==> flow/design.v <==
module clock(CLK, SWITCH, SW_IN, SET, TS_STATE, AS_STATE, Q_HOUR_ONE, Q_HOUR_TEN, Q_MIN_ONE, Q_MIN_TEN, Q_SEC_ONE, Q_SEC_TEN, QA_MIN_ONE, QA_MIN_TEN, QA_HOUR_ONE, QA_HOUR_TEN, A_ENABLE, B);
	input CLK, SWITCH, A_ENABLE, AS_STATE, TS_STATE, SET;
	input [7:0] SW_IN;
	output reg B;
	output [3:0] Q_HOUR_ONE, Q_HOUR_TEN, Q_MIN_ONE, Q_MIN_TEN, Q_SEC_ONE, Q_SEC_TEN, QA_MIN_ONE, QA_MIN_TEN, QA_HOUR_ONE, QA_HOUR_TEN;
	reg [7:0] SEC = 8'b00000000;
	reg [7:0] MIN = 8'b00000000;
	reg [7:0] HOUR = 8'b00010010; 
	reg [7:0] A_HOUR = 8'b00000110, 
			  A_MIN = 8'b00110000;
	reg [26:0] slow, a_slow;
	reg alarm_on, buzzer_on;
	always@(posedge CLK) begin
		if (~SET) begin
			if (TS_STATE)begin
				if(SWITCH)
					MIN <= SW_IN;
				else
					HOUR <= SW_IN;
			end
			else if (AS_STATE) begin
				if (SWITCH)
					A_MIN <= SW_IN;
				else
					A_HOUR <= SW_IN;
			end
		end
		if (!(TS_STATE||AS_STATE))begin
			slow <= slow + 1'b1;
			if (slow == 49999999) begin
				slow <= 0;
			end
			if (slow == 0) begin
				if (SEC == 8'b01011001) begin
					if (MIN == 8'b01011001)begin
						if (HOUR == 8'b00010010)begin
							SEC <= 8'b00000000;
							MIN <= 8'b00000000;
							HOUR <= 8'b00000001;
						end
						else if (HOUR[3:0] == 8'b00001001) begin
							HOUR[3:0] <= 0;
							HOUR[7:4] <= 1;
						end
						else begin
							HOUR <= HOUR + 1;
						end
						MIN <= 0;
					end
					else if (MIN[3:0] == 8'b00001001) begin
						MIN[3:0] <= 0;
						MIN[7:4] <= MIN[7:4] + 1;
					end
					else begin
						MIN <= MIN + 1;
					end
					SEC <= 0;
				end
				else if (SEC[3:0] == 8'b00001001)begin
						SEC[3:0] <= 0;
						SEC[7:4] <= SEC[7:4] + 1;
				end
				else begin
					SEC <= SEC + 1;
				end
			end
		end
		if (A_ENABLE)begin
			if (A_MIN == MIN && A_HOUR == HOUR)begin
				alarm_on <= 1;
			end
		end
		else begin
			alarm_on <= 0;
			buzzer_on <= 0;
			B <= 1;
		end
		if (alarm_on)begin
			a_slow <= a_slow + 1;
			if (a_slow == 24999999)begin
				if (buzzer_on)begin
					B <= 0;
					buzzer_on <= 0;
				end
				else begin
					B <= 1;
					buzzer_on <= 1;
				end
				a_slow <= 0;
			end
		end
	end
	assign Q_HOUR_ONE = HOUR[3:0];
	assign Q_HOUR_TEN = HOUR[7:4];
	assign Q_MIN_ONE = MIN[3:0];
	assign Q_MIN_TEN = MIN[7:4];
	assign Q_SEC_ONE = SEC[3:0];
	assign Q_SEC_TEN = SEC[7:4];
	assign QA_HOUR_ONE = A_HOUR[3:0];
	assign QA_HOUR_TEN = A_HOUR[7:4];
	assign QA_MIN_ONE = A_MIN[3:0];
	assign QA_MIN_TEN = A_MIN[7:4];
endmodule 
Step by step through the tools: clock --
The steps from the RTL of clock to its reports follow in flow order. Lines are those of the file above, counted from 1. Cell names lack the library's common part. The mark n/a stands for no value.
Inputs: top module clock, clock input CLK, cell library sky130hd, library corner tt_025C_1v80

Elaborated design --
Source: Yosys, flattened and elaborated, memories not mapped. Widths are those after wreduce. Registers that Yosys merges into a memory's read port (data or address) are not register bits. Print and check cells do not count. Equal cells are merged and count once.
Word-level totals: bits in registers 97, input port bits 14, output and inout port bits 41, cells after elaboration 81
Operators by class: $add $sub $neg 7, equal/unequal tests 10, multiplexer cells 42, bitwise logic cells 4, reductions and logical operators 7
Operators by type and width (number):
- 2-to-1 mux 4 bit | 35
- adder 27 x 1 -> 27 bit (second input constant) | 2
- equality test 27 x 25 -> 1 bit (second input constant) | 1
- equality test 27 x 26 -> 1 bit (second input constant) | 1
- zero test 27 bit | 1
- adder 8 x 1 -> 8 bit (second input constant) | 3
- equality test 8 x 7 -> 1 bit (second input constant) | 2
- equality test 8 bit | 2
- equality test 4 bit (second input constant) | 3
- adder 4 x 1 -> 4 bit (second input constant) | 2
- AND reduction 4 bit | 2
- equality test 8 x 5 -> 1 bit (second input constant) | 1
- 2-to-1 mux 1 bit | 7
- inverter 1 bit | 4
- AND reduction 2 bit | 1
- OR reduction 2 bit | 1
- logical AND 1 bit | 1
- logical OR 1 bit | 1

Longest topological paths --
Yosys ltp: most cells in a row. Word level: on the elaborated netlist, between registers, memories and ports. Mapped: between sequential cells and ports; inverters and the memories' decode and read muxes count.
Depth: depth after elaboration 7, ABC_AREA 0, gate-level depth with buffers 9, gate-level depth less buffers 7

Netlist --
Yosys stat after the flow's synthesis: flattened, memories mapped to cells. It holds for the ABC_AREA given above (unset counts as 0); a run with the other value may have another netlist. The area totals of this step are shown rounded.
Cells by type:
- edfxtp_1 | number 78, area in all 2.34E+03 sq um
- xnor2_1 | number 52, area in all 455.437 sq um
- dfxtp_1 | number 19, area in all 380.365 sq um
- nor2_1 | number 53, area in all 198.941 sq um
- nand3_1 | number 32, area in all 160.154 sq um
- nand2_1 | number 40, area in all 150.144 sq um
- nand4_1 | number 23, area in all 143.888 sq um
- ha_1 | number 11, area in all 137.632 sq um
- xor2_1 | number 14, area in all 122.618 sq um
- inv_1 | number 19, area in all 71.318 sq um
- mux2i_1 | number 7, area in all 70.067 sq um
- o21ai_0 | number 14, area in all 70.067 sq um
- nor4_1 | number 11, area in all 68.816 sq um
- and2_1 | number 10, area in all 62.56 sq um
- and3_1 | number 9, area in all 56.304 sq um
- and3b_1 | number 6, area in all 52.55 sq um
- or2_2 | number 7, area in all 43.792 sq um
- nor3_1 | number 8, area in all 40.038 sq um
Other cell types: 36; their cells: 87.
Synthesis totals: mapped cells 500, synthesis area 5275 sq um, sequential area 2723 sq um, mapped flip-flops 97, buffer cells 12

Timing after synthesis --
Source: OpenSTA report_checks on the synthesized netlist (no wires, ideal clock, input and output delay 20% of the period each), path of least setup slack; recovery checks are left aside. Register names are those of the netlist, which keeps one name where synthesis merged equal registers.
Timing path after synthesis: path kind reg2reg, start register a_slow[7], end register a_slow[16], period 2.01 ns, setup time 0.254 ns, time at the first pin 0.000 ns, arrival time 1.866 ns, data required time 1.756 ns, setup slack -0.110 ns, delay of the path 2.120 ns, stages 6, buffers on the path 1, synthesis period reached 2.12 ns
"delay of the path" = arrival - input delay + setup time. "stages": output pins that drive a net of the path, with the launching flip-flop's if there is one; two outputs of one cell count as two. "synthesis period reached" = period - worst setup slack (recovery checks aside). The figure is calculated, with input and output delays left at 20% of the set period. The rows between start and end are the longest chain of elaborated cells between them; the timing report does not say that the signal goes this way. Where chains are equally long, one stands for them. A line is the first line of the expression or statement that the cell stems from. Yosys adds cells for indexed reads and writes and turns some case tables into memories.
Between the ends, after synthesis: cell sequence edfxtp_1 or4_1 or3_4 nor4_4 buf_4 nor2_1, cells in the longest elaborated chain 1
Ends and longest elaborated chain, after synthesis:
- start: declaration | RTL line 11 | reg [26:0] slow, a_slow;
- start: assignment | RTL line 79 | a_slow <= a_slow + 1;
- start: assignment | RTL line 89 | a_slow <= 0;
- adder 27 x 1 -> 27 bit | RTL line 79
- end: assignment | RTL line 79
- end: assignment | RTL line 89
- end: declaration | RTL line 11

Path in the finished layout --
Path of least setup slack in the final report of record 1 (OpenROAD, finished layout, wires in). Where an end is a register, its clock arrival counts in the times.
Timing path after layout: path kind reg2reg, start register a_slow[8], end register a_slow[21], period 1.65 ns, setup time 0.24 ns, time at the first pin 0.35 ns, arrival time 2.21 ns, data required time 1.76 ns, setup slack -0.45 ns, stages 7, buffers on the path 2
The rows between start and end are the longest chain of elaborated cells between them; the timing report does not say that the signal goes this way. Where chains are equally long, one stands for them.
Between the ends, after layout: cell sequence edfxtp_1 or4_4 or3_4 nor4_4 buf_4 buf_6 nor2_1, cells in the longest elaborated chain 1
Ends and longest elaborated chain, after layout:
- start: declaration | RTL line 11 | reg [26:0] slow, a_slow;
- start: assignment | RTL line 79 | a_slow <= a_slow + 1;
- start: assignment | RTL line 89 | a_slow <= 0;
- adder 27 x 1 -> 27 bit | RTL line 79
- end: assignment | RTL line 79
- end: assignment | RTL line 89
- end: declaration | RTL line 11

## Implementation results

Flow measurements of clock on sky130hd: 2 stored runs with different settings, listed in no order. Input and output delays are each 20% of the period that was set; the output load is 0.01 pF.
"achieved clock period" = clock period - worst setup slack. The figure is calculated, with input and output delays left at 20% of the set period.
"power" is the tool's figure for a default switching activity; nothing was simulated.
The results are shown rounded.
[record 1] settings: period_ns=1.65, CORE_UTILIZATION=24, PLACE_DENSITY_LB_ADDON=0.03, HOLD_SLACK_MARGIN=0.12, CELL_PAD_IN_SITES_GLOBAL_PLACEMENT=1, TNS_END_PERCENT=80, GPL_TIMING_DRIVEN=0, CTS_CLUSTER_SIZE=25, CTS_CLUSTER_DIAMETER=24, CAP_MARGIN=20, CORE_MARGIN=2, SLEW_MARGIN=20
[record 1] result: chip area after synthesis (Yosys) 5275 sq um, die area 23180 sq um, standard-cell area of the final layout 7953 sq um, worst setup slack after layout -0.445 ns, worst hold slack 0.457 ns, power 5.958 mW, achieved clock period 2.095 ns
[record 2] settings: period_ns=2.85, CAP_MARGIN=20, CORE_MARGIN=2, CORE_UTILIZATION=40, SLEW_MARGIN=20
[record 2] result: chip area after synthesis (Yosys) 5275 sq um, die area 14120 sq um, standard-cell area of the final layout 6364 sq um, worst setup slack after layout 0.513 ns, worst hold slack 0.482 ns, power 3.228 mW, achieved clock period 2.337 ns
